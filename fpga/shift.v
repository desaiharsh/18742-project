==> flow/design.v <==
module shift
(
  input clk,
  input reset,
  input signed [16:0] data_in,
  output signed [16:0] data_out
);
parameter IMAGE_WIDTH = 28;
parameter KERNEL_WIDTH = 5;
parameter D = IMAGE_WIDTH - KERNEL_WIDTH;
reg [D-1:0] hr_0; reg [D-1:0] hr_1; reg [D-1:0] hr_2; reg [D-1:0] hr_3;
reg [D-1:0] hr_4; reg [D-1:0] hr_5; reg [D-1:0] hr_6; reg [D-1:0] hr_7;
reg [D-1:0] hr_8; reg [D-1:0] hr_9; reg [D-1:0] hr_10; reg [D-1:0] hr_11;
reg [D-1:0] hr_12; reg [D-1:0] hr_13; reg [D-1:0] hr_14; reg [D-1:0] hr_15;
reg [D-1:0] hr_16;
always @ (posedge clk or posedge reset) begin
  if (reset) begin
    hr_0 <= 0;
    hr_1 <= 0;
    hr_2 <= 0;
    hr_3 <= 0;
    hr_4 <= 0;
    hr_5 <= 0;
    hr_6 <= 0;
    hr_7 <= 0;
    hr_8 <= 0;
    hr_9 <= 0;
    hr_10 <= 0;
    hr_11 <= 0;
    hr_12 <= 0;
    hr_13 <= 0;
    hr_14 <= 0;
    hr_15 <= 0;
    hr_16 <= 0;
  end else begin
    hr_0 [D-1:0] <= {hr_0[D-2:0], data_in[0]};
    hr_1 [D-1:0] <= {hr_1[D-2:0], data_in[1]};
    hr_2 [D-1:0] <= {hr_2[D-2:0], data_in[2]};
    hr_3 [D-1:0] <= {hr_3[D-2:0], data_in[3]};
    hr_4 [D-1:0] <= {hr_4[D-2:0], data_in[4]};
    hr_5 [D-1:0] <= {hr_5[D-2:0], data_in[5]};
    hr_6 [D-1:0] <= {hr_6[D-2:0], data_in[6]};
    hr_7 [D-1:0] <= {hr_7[D-2:0], data_in[7]};
    hr_8 [D-1:0] <= {hr_8[D-2:0], data_in[8]};
    hr_9 [D-1:0] <= {hr_9[D-2:0], data_in[9]};
    hr_10 [D-1:0] <= {hr_10[D-2:0], data_in[10]};
    hr_11 [D-1:0] <= {hr_11[D-2:0], data_in[11]};
    hr_12 [D-1:0] <= {hr_12[D-2:0], data_in[12]};
    hr_13 [D-1:0] <= {hr_13[D-2:0], data_in[13]};
    hr_14 [D-1:0] <= {hr_14[D-2:0], data_in[14]};
    hr_15 [D-1:0] <= {hr_15[D-2:0], data_in[15]};
    hr_16 [D-1:0] <= {hr_16[D-2:0], data_in[16]};
  end
end
assign data_out[0] = hr_0[D-1]; assign data_out[1] = hr_1[D-1];
assign data_out[2] = hr_2[D-1]; assign data_out[3] = hr_3[D-1];
assign data_out[4] = hr_4[D-1]; assign data_out[5] = hr_5[D-1];
assign data_out[6] = hr_6[D-1]; assign data_out[7] = hr_7[D-1];
assign data_out[8] = hr_8[D-1]; assign data_out[9] = hr_9[D-1];
assign data_out[10] = hr_10[D-1]; assign data_out[11] = hr_11[D-1];
assign data_out[12] = hr_12[D-1]; assign data_out[13] = hr_13[D-1];
assign data_out[14] = hr_14[D-1]; assign data_out[15] = hr_15[D-1];
assign data_out[16] = hr_16[D-1];
endmodule
From RTL to reports: shift

Tool output for the design above, in the order of the flow.
Line numbers count from 1 in the design file above.
Cell names lack the library's common part.
Not given: -

Design top: shift
Clock: clk
Cell library: sky130hd
Corner: tt_025C_1v80

Word level

Source: Yosys, flattened and elaborated, memories not mapped. Widths are those after wreduce; folded enables and synchronous resets count as part of the registers. Registers that Yosys merges into a memory's read port (data or address) are not register bits. Print and check cells do not count. Equal cells are merged and count once.

Memory bits (writable): 0
Bits of input ports: 19
Memories kept: 0
Register bits after elaboration: 391
Output and inout bits: 17
Latch bits: 0
Word-level cells: 17
Memory bits (read-only): 0
Clocked read ports x word width: 0

$add $sub $neg: 0
Shift-type cells: 0
$mul: 0
Div/mod/pow operators: 0
Bitwise logic cells: 0
Magnitude comparators: 0
Mux-type cells: 0
Equality and inequality tests: 0
Reductions and logical operators: 0

Logic depth

Depth = most cells in a row (Yosys ltp): at word level without a register or memory, in the mapped netlist without a sequential cell, where the memories' decode and read muxes count.

Depth after elaboration: 0
ABC_AREA: 0
Depth in mapped cells: 1
Depth with buffers taken out: 1

Netlist

Yosys stat after the flow's synthesis: flattened, memories mapped to cells. It holds for the ABC_AREA given above (unset counts as 0); a run with the other value may have another netlist.
The area totals of this step are shown rounded.

Cells in the netlist: 409
Sequential area: 9780 µm²
Cell area after synthesis: 9920 µm²
Mapped flip-flops: 391
Buffer cells: 17

Cell types:

| cell type | count | total area (µm²) |
| dfrtp_1   | 391   | 9.78E+03 |
| buf_4     | 17    | 127.622 |
| inv_1     | 1     | 3.754 |

Worst setup path after synthesis

Source: OpenSTA report_checks on the synthesized netlist (no wires, ideal clock, input and output delay 20% of the period each), path of least setup slack; recovery checks are left aside. Register names are those of the netlist, which keeps one name where synthesis merged equal registers.

Path kind: register to output
Start point: reg hr_0[22]
End point: out data_out[0]
Delay of the path: 0.467 ns
Time at the first pin: 0.000 ns
Output delay: 0.161 ns
Setup slack: 0.176 ns
Path buffers: 1
Arrival time: 0.467 ns
Stages on the path: 2
Period: 0.803 ns
Required time: 0.642 ns
Synthesis period reached: 0.627 ns

"delay of the path" is the arrival time less input delay plus setup time.
A path that ends at an output port has no setup time.
"stages on the path" counts driving pins, that of a launching flip-flop among them; a cell with two outputs on the path counts twice.
"synthesis period reached" = period - worst setup slack (recovery checks aside). The figure is calculated, with input and output delays left at 20% of the set period.

Cell sequence: dfrtp_1 buf_4
Length of the longest elaborated chain: 0
Elaborated cells on any way between the ends: 0
Source lines of those cells: 0

Ends and longest elaborated chain, after synthesis:

| element            | line | text |
| start: declaration | 11   | `reg [D-1:0] hr_0; reg [D-1:0] hr_1; reg [D-1:0] hr_2; reg [D-1:0] hr_3;` |
| start: assignment  | 18   | `hr_0 <= 0;` |
| start: assignment  | 36   | `hr_0 [D-1:0] <= {hr_0[D-2:0], data_in[0]};` |
| end: declaration   | 6    | `output signed [16:0] data_out` |

Path in the finished layout

Path of least setup slack in the final report of flow run B (OpenROAD, finished layout, wires in). Where an end is a register, its clock arrival counts in the times.

Path kind: register to output
Start point: reg hr_8[22]
End point: out data_out[8]
Output delay: 0.11 ns
Required time: 0.45 ns
Setup slack: -0.56 ns
Arrival time: 1.01 ns
Stages on the path: 2
Path buffers: 1
Period: 0.56 ns
Time at the first pin: 0.50 ns

Cell sequence: dfrtp_1 buf_6
Length of the longest elaborated chain: 0
Elaborated cells on any way between the ends: 0
Source lines of those cells: 0

Ends and longest elaborated chain, post-layout:

| element            | line | text |
| start: declaration | 13   | `reg [D-1:0] hr_8; reg [D-1:0] hr_9; reg [D-1:0] hr_10; reg [D-1:0] hr_11;` |
| start: assignment  | 26   | `hr_8 <= 0;` |
| start: assignment  | 44   | `hr_8 [D-1:0] <= {hr_8[D-2:0], data_in[8]};` |
| end: declaration   | 6    | `output signed [16:0] data_out` |

## Implementation results

Module shift, platform sky130hd: 2 stored runs of the flow (Yosys, OpenROAD) with differing settings, in no particular order. Input and output delays are each 20% of the period that was set; the output load is 0.01 pF.
"achieved clock period" = clock period - worst setup slack. The figure is calculated, with input and output delays left at 20% of the set period.
"time of the worst setup path" means the part of the period allowed to the worst setup path (the constraints hold back 20% at inputs and 20% at outputs) less its slack; where the path has registers, the arrival times of their clocks count too.
"total power of the final layout" is the tool's figure for a default switching activity; nothing was simulated.
The measured numbers are rounded.
A setting shown as . is not set for that run.
A result given as . is not shown for that run.

| setting or result                            | flow run A | flow run B         |
| period_ns                                    | 0.493      | 0.56               |
| CORE_UTILIZATION                             | 63         | 38                 |
| PLACE_DENSITY_LB_ADDON                       | 0.18       | .                  |
| CORE_MARGIN                                  | 10         | 2                  |
| CELL_PAD_IN_SITES_GLOBAL_PLACEMENT           | 0          | 0                  |
| TNS_END_PERCENT                              | 25         | .                  |
| ABC_AREA                                     | 0          | .                  |
| GPL_ROUTABILITY_DRIVEN                       | 0          | 1                  |
| MAX_ROUTING_LAYER                            | met4       | .                  |
| CAP_MARGIN                                   | 20         | 40                 |
| SLEW_MARGIN                                  | 20         | 25                 |
| PLACE_DENSITY                                | .          | 0.58               |
| CTS_CLUSTER_SIZE                             | .          | 25                 |
| CTS_CLUSTER_DIAMETER                         | .          | 168                |
| MIN_ROUTING_LAYER                            | .          | met2               |
| synthesized cell area (µm²)                  | .          | 9920               |
| area inside the die boundary (µm²)           | .          | 27400              |
| standard-cell area of the final layout (µm²) | .          | 11400              |
| final utilization (%)                        | .          | 43.9               |
| lowest setup slack (ns)                      | .          | -0.563             |
| total negative slack on setup checks (ns)    | .          | -9.33              |
| smallest hold slack (ns)                     | .          | 0.015              |
| total power of the final layout (mW)         | .          | 44.9               |
| achieved clock period (ns)                   | .          | 1.123              |
| time of the worst setup path (ns)            | .          | 1.01               |
| kind of the worst setup path                 | .          | register to output |

Flow run A: stopped before the end: clock tree synthesis reported DPL-0033
