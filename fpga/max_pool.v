==> flow/design.v <==
module max(
    input signed [IP:0] in0,
    input signed [IP:0] in1,
    output signed [IP:0] out
);
parameter IP = 8;
assign out = in0 < in1 ? in1 : in0;
endmodule
module max_pool(
  input clk,
  input reset,
  input signed [PP:0] pxl_in,
  output signed [PP:0] pool_out,
  output valid
);
	parameter DIM = 28;	 
	parameter K = 2; 	 
  parameter STRIDE = 2;
  parameter PP = 8;
  wire signed [PP:0] wire_00; wire signed [PP:0] wire_01;
  wire signed [PP:0] wire_10; wire signed [PP:0] wire_11;
  wire signed [PP:0] reg_00; wire signed [PP:0] reg_01;
  wire signed [PP:0] reg_10; wire signed [PP:0] reg_11;
  wire signed [PP:0] sr_0;
  max #(PP) max_00(pxl_in, 9'h000, wire_00);
	register #(PP) r_00(~clk, reset, wire_00, reg_00);
	max #(PP) max_01(pxl_in, reg_00, wire_01);
	register #(PP) r_01(~clk, reset, wire_01, reg_01);
	shift_9 #(
    .IMAGE_WIDTH(DIM),
    .KERNEL_WIDTH(K)
  ) row_0(~clk, reset, reg_01, sr_0);
  max #(PP) max_10(pxl_in, sr_0, wire_10);
	register #(PP) r_10(~clk, reset, wire_10, reg_10);
	max #(PP) max_11(pxl_in, reg_10, wire_11);
	register #(PP) r_11(~clk, reset, wire_11, reg_11);
  assign pool_out = reg_11;
  reg signed [5:0] row = -1;
  reg signed [5:0] col = 0;
	always @(posedge clk) begin
    if (row < DIM) begin
      row <= row + 1;
    end else begin
      row <= 0;
      col <= col < DIM-1 ? col + 1 : 0;
    end
  end
  assign valid = (row >= K-1) && (col >= K-1) && (~row[0]) && (col[0]);
endmodule
module register(
  clk, reset, D, Q
);
parameter W = 16;
input clk;
input reset;
input signed [W:0] D;
output signed [W:0] Q;
reg signed [W:0] Q;
  always @ (posedge clk or posedge reset) begin
    if (reset)
      Q = 0;
    else
      Q = D;
  end
endmodule
module shift_9
(
  input clk,
  input reset,
  input signed [8:0] data_in,
  output signed [8:0] data_out
);
parameter IMAGE_WIDTH = 28;
parameter KERNEL_WIDTH = 5;
parameter D = IMAGE_WIDTH - KERNEL_WIDTH;
reg [D-1:0] hr_0; reg [D-1:0] hr_1; reg [D-1:0] hr_2; reg [D-1:0] hr_3;
reg [D-1:0] hr_4; reg [D-1:0] hr_5; reg [D-1:0] hr_6; reg [D-1:0] hr_7;
reg [D-1:0] hr_8;
always @ (posedge clk or posedge reset) begin
  if (reset) begin
    hr_0 <= 0;
    hr_1 <= 0;
    hr_2 <= 0;
    hr_3 <= 0;
    hr_4 <= 0;
    hr_5 <= 0;
    hr_6 <= 0;
    hr_7 <= 0;
    hr_8 <= 0;
  end else begin
    hr_0 [D-1:0] <= {hr_0[D-2:0], data_in[0]};
    hr_1 [D-1:0] <= {hr_1[D-2:0], data_in[1]};
    hr_2 [D-1:0] <= {hr_2[D-2:0], data_in[2]};
    hr_3 [D-1:0] <= {hr_3[D-2:0], data_in[3]};
    hr_4 [D-1:0] <= {hr_4[D-2:0], data_in[4]};
    hr_5 [D-1:0] <= {hr_5[D-2:0], data_in[5]};
    hr_6 [D-1:0] <= {hr_6[D-2:0], data_in[6]};
    hr_7 [D-1:0] <= {hr_7[D-2:0], data_in[7]};
    hr_8 [D-1:0] <= {hr_8[D-2:0], data_in[8]};
  end
end
assign data_out[0] = hr_0[D-1]; assign data_out[1] = hr_1[D-1];
assign data_out[2] = hr_2[D-1]; assign data_out[3] = hr_3[D-1];
assign data_out[4] = hr_4[D-1]; assign data_out[5] = hr_5[D-1];
assign data_out[6] = hr_6[D-1]; assign data_out[7] = hr_7[D-1];
assign data_out[8] = hr_8[D-1];
endmodule
### From RTL to reports: max_pool

Tool output for the design above, in the order of the flow.
Lines are those of the file above, counted from 1.
Library cell names are shortened.
The mark n/a stands for no value.

| inputs | value |
|---|---|
| top | max_pool |
| clock | clk |
| standard-cell library | sky130hd |
| timing corner | tt_025C_1v80 |

### Elaborated design

Source: Yosys, flattened and elaborated, memories not mapped. Widths are those after wreduce; folded enables and synchronous resets count as part of the registers. Registers that Yosys merges into a memory's read port (data or address) are not register bits. Print and check cells do not count. Equal cells are merged and count once.

| cells by class | value |
|---|---|
| magnitude comparators | 8 |
| bitwise operators | 1 |
| reduce/logical cells | 3 |
| mux-type cells | 4 |
| add/subtract/negate cells | 2 |

Operators by type and width:

| operator | count |
|---|---|
| two-way mux 9 bit | 4 |
| < comparator 9 bit | 3 |
| adder 6 x 2 -> 6 bit (second input constant) | 2 |
| >= comparator 6 x 2 -> 1 bit (second input constant) | 2 |
| < comparator 6 bit (second input constant) | 2 |
| < comparator 9 x 1 -> 1 bit (second input constant) | 1 |
| logical AND 1 bit | 3 |
| NOT 1 bit | 1 |

| word-level totals | value |
|---|---|
| register bits after elaboration | 282 |

### Longest topological paths

Longest topological path by Yosys (ltp), each cell counted once; first at word level (registers and memories cut), then after technology mapping (sequential cells cut; the memories' decode and read muxes count).

| depth | value |
|---|---|
| word-level depth | 4 |
| ABC_AREA | 0 |
| depth in mapped cells | 8 |
| depth with buffers taken out | 8 |

### After synthesis

The flow's flattened synthesis, as Yosys stat reports it; memories are mapped. The netlist is that of the ABC_AREA named above (0 if unset); the other value can give another one.

Cell types:

| type | count | area in all (um2) |
|---|---|---|
| dfrtn_1 | 269 | 6.73E+03 |
| ha_1 | 31 | 387.872 |
| mux2_2 | 26 | 292.781 |
| edfxtp_1 | 6 | 180.173 |
| dfxtp_1 | 6 | 120.115 |
| inv_1 | 31 | 116.362 |
| nor2b_1 | 11 | 68.816 |
| o21ai_0 | 8 | 40.038 |
| a21oi_1 | 7 | 35.034 |
| nand3_1 | 7 | 35.034 |
| nor2_1 | 9 | 33.782 |
| a21o_1 | 4 | 30.029 |
| nand2b_1 | 4 | 25.024 |
| a22oi_4 | 1 | 21.27 |
| o31ai_4 | 1 | 21.27 |
| a31oi_1 | 3 | 18.768 |
| nand4_1 | 3 | 18.768 |
| xnor2_1 | 2 | 17.517 |

Other cell types: 14; their cells: 22.

| mapped netlist | value |
|---|---|
| synthesis area | 0.0083468 mm2 |
| mapped cells | 451 |
| area of sequential cells | 0.0070317 mm2 |
| mapped flip-flops | 281 |

By module: a second synthesis without flattening, with its own total; a netlist apart from the flattened one above.

| unflattened totals | value |
|---|---|
| cell total of the unflattened synthesis | 592 |
| area total of the unflattened synthesis | 0.0093677 mm2 |

Each row is one instance without its submodules.

Modules:

| module | area (mm2) | seq. area (mm2) | instances | cells |
|---|---|---|---|---|
| shift_9 | 0.0059269 | 0.0058556 | 1 | 244 |
| max (IP=8) | 0.0004805 | 0 | 4 | 62 |
| register (W=8) | 0.000229 | 0.0002252 | 4 | 10 |
| max_pool | 0.0006031 | 0.0003003 | 1 | 60 |

Measured results for max_pool: 2 stored runs of the Yosys and OpenROAD flow on sky130hd. The settings differ; the order carries no meaning. The constraints put input and output delay at 20% of the set period each and load the outputs with 0.01 pF.
"power consumption" rests on the timing tool's default activity at the inputs, not on a simulated workload.
Among the settings, -- means not set for that run.

| run | period_ns | CORE_UTILIZATION | SETUP_SLACK_MARGIN | PLACE_DENSITY_LB_ADDON | CELL_PAD_IN_SITES_GLOBAL_PLACEMENT | CTS_CLUSTER_SIZE | MAX_ROUTING_LAYER | CAP_MARGIN | CORE_MARGIN | SLEW_MARGIN | chip area in the Yosys report (mm2) | area of the die (mm2) | utilization in the final report | smallest setup slack (ns) | summed negative setup slack (ns) | power consumption (µW) |
|---|---|---|---|---|---|---|---|---|---|---|---|---|---|---|---|---|
| stored run 1 | 4.02 | 61 | -0.29 | 0.1 | 1 | 83 | met5 | 20 | 2 | 20 | 0.0083468 | 0.014635 | 0.762 | -0.257 | -6.404 | 6,092 |
| stored run 2 | 6.52 | 63 | -- | -- | -- | -- | -- | 20 | 2 | 20 | 0.0083468 | 0.014186 | 0.75 | 0.101 | 0.000 | 3,672 |
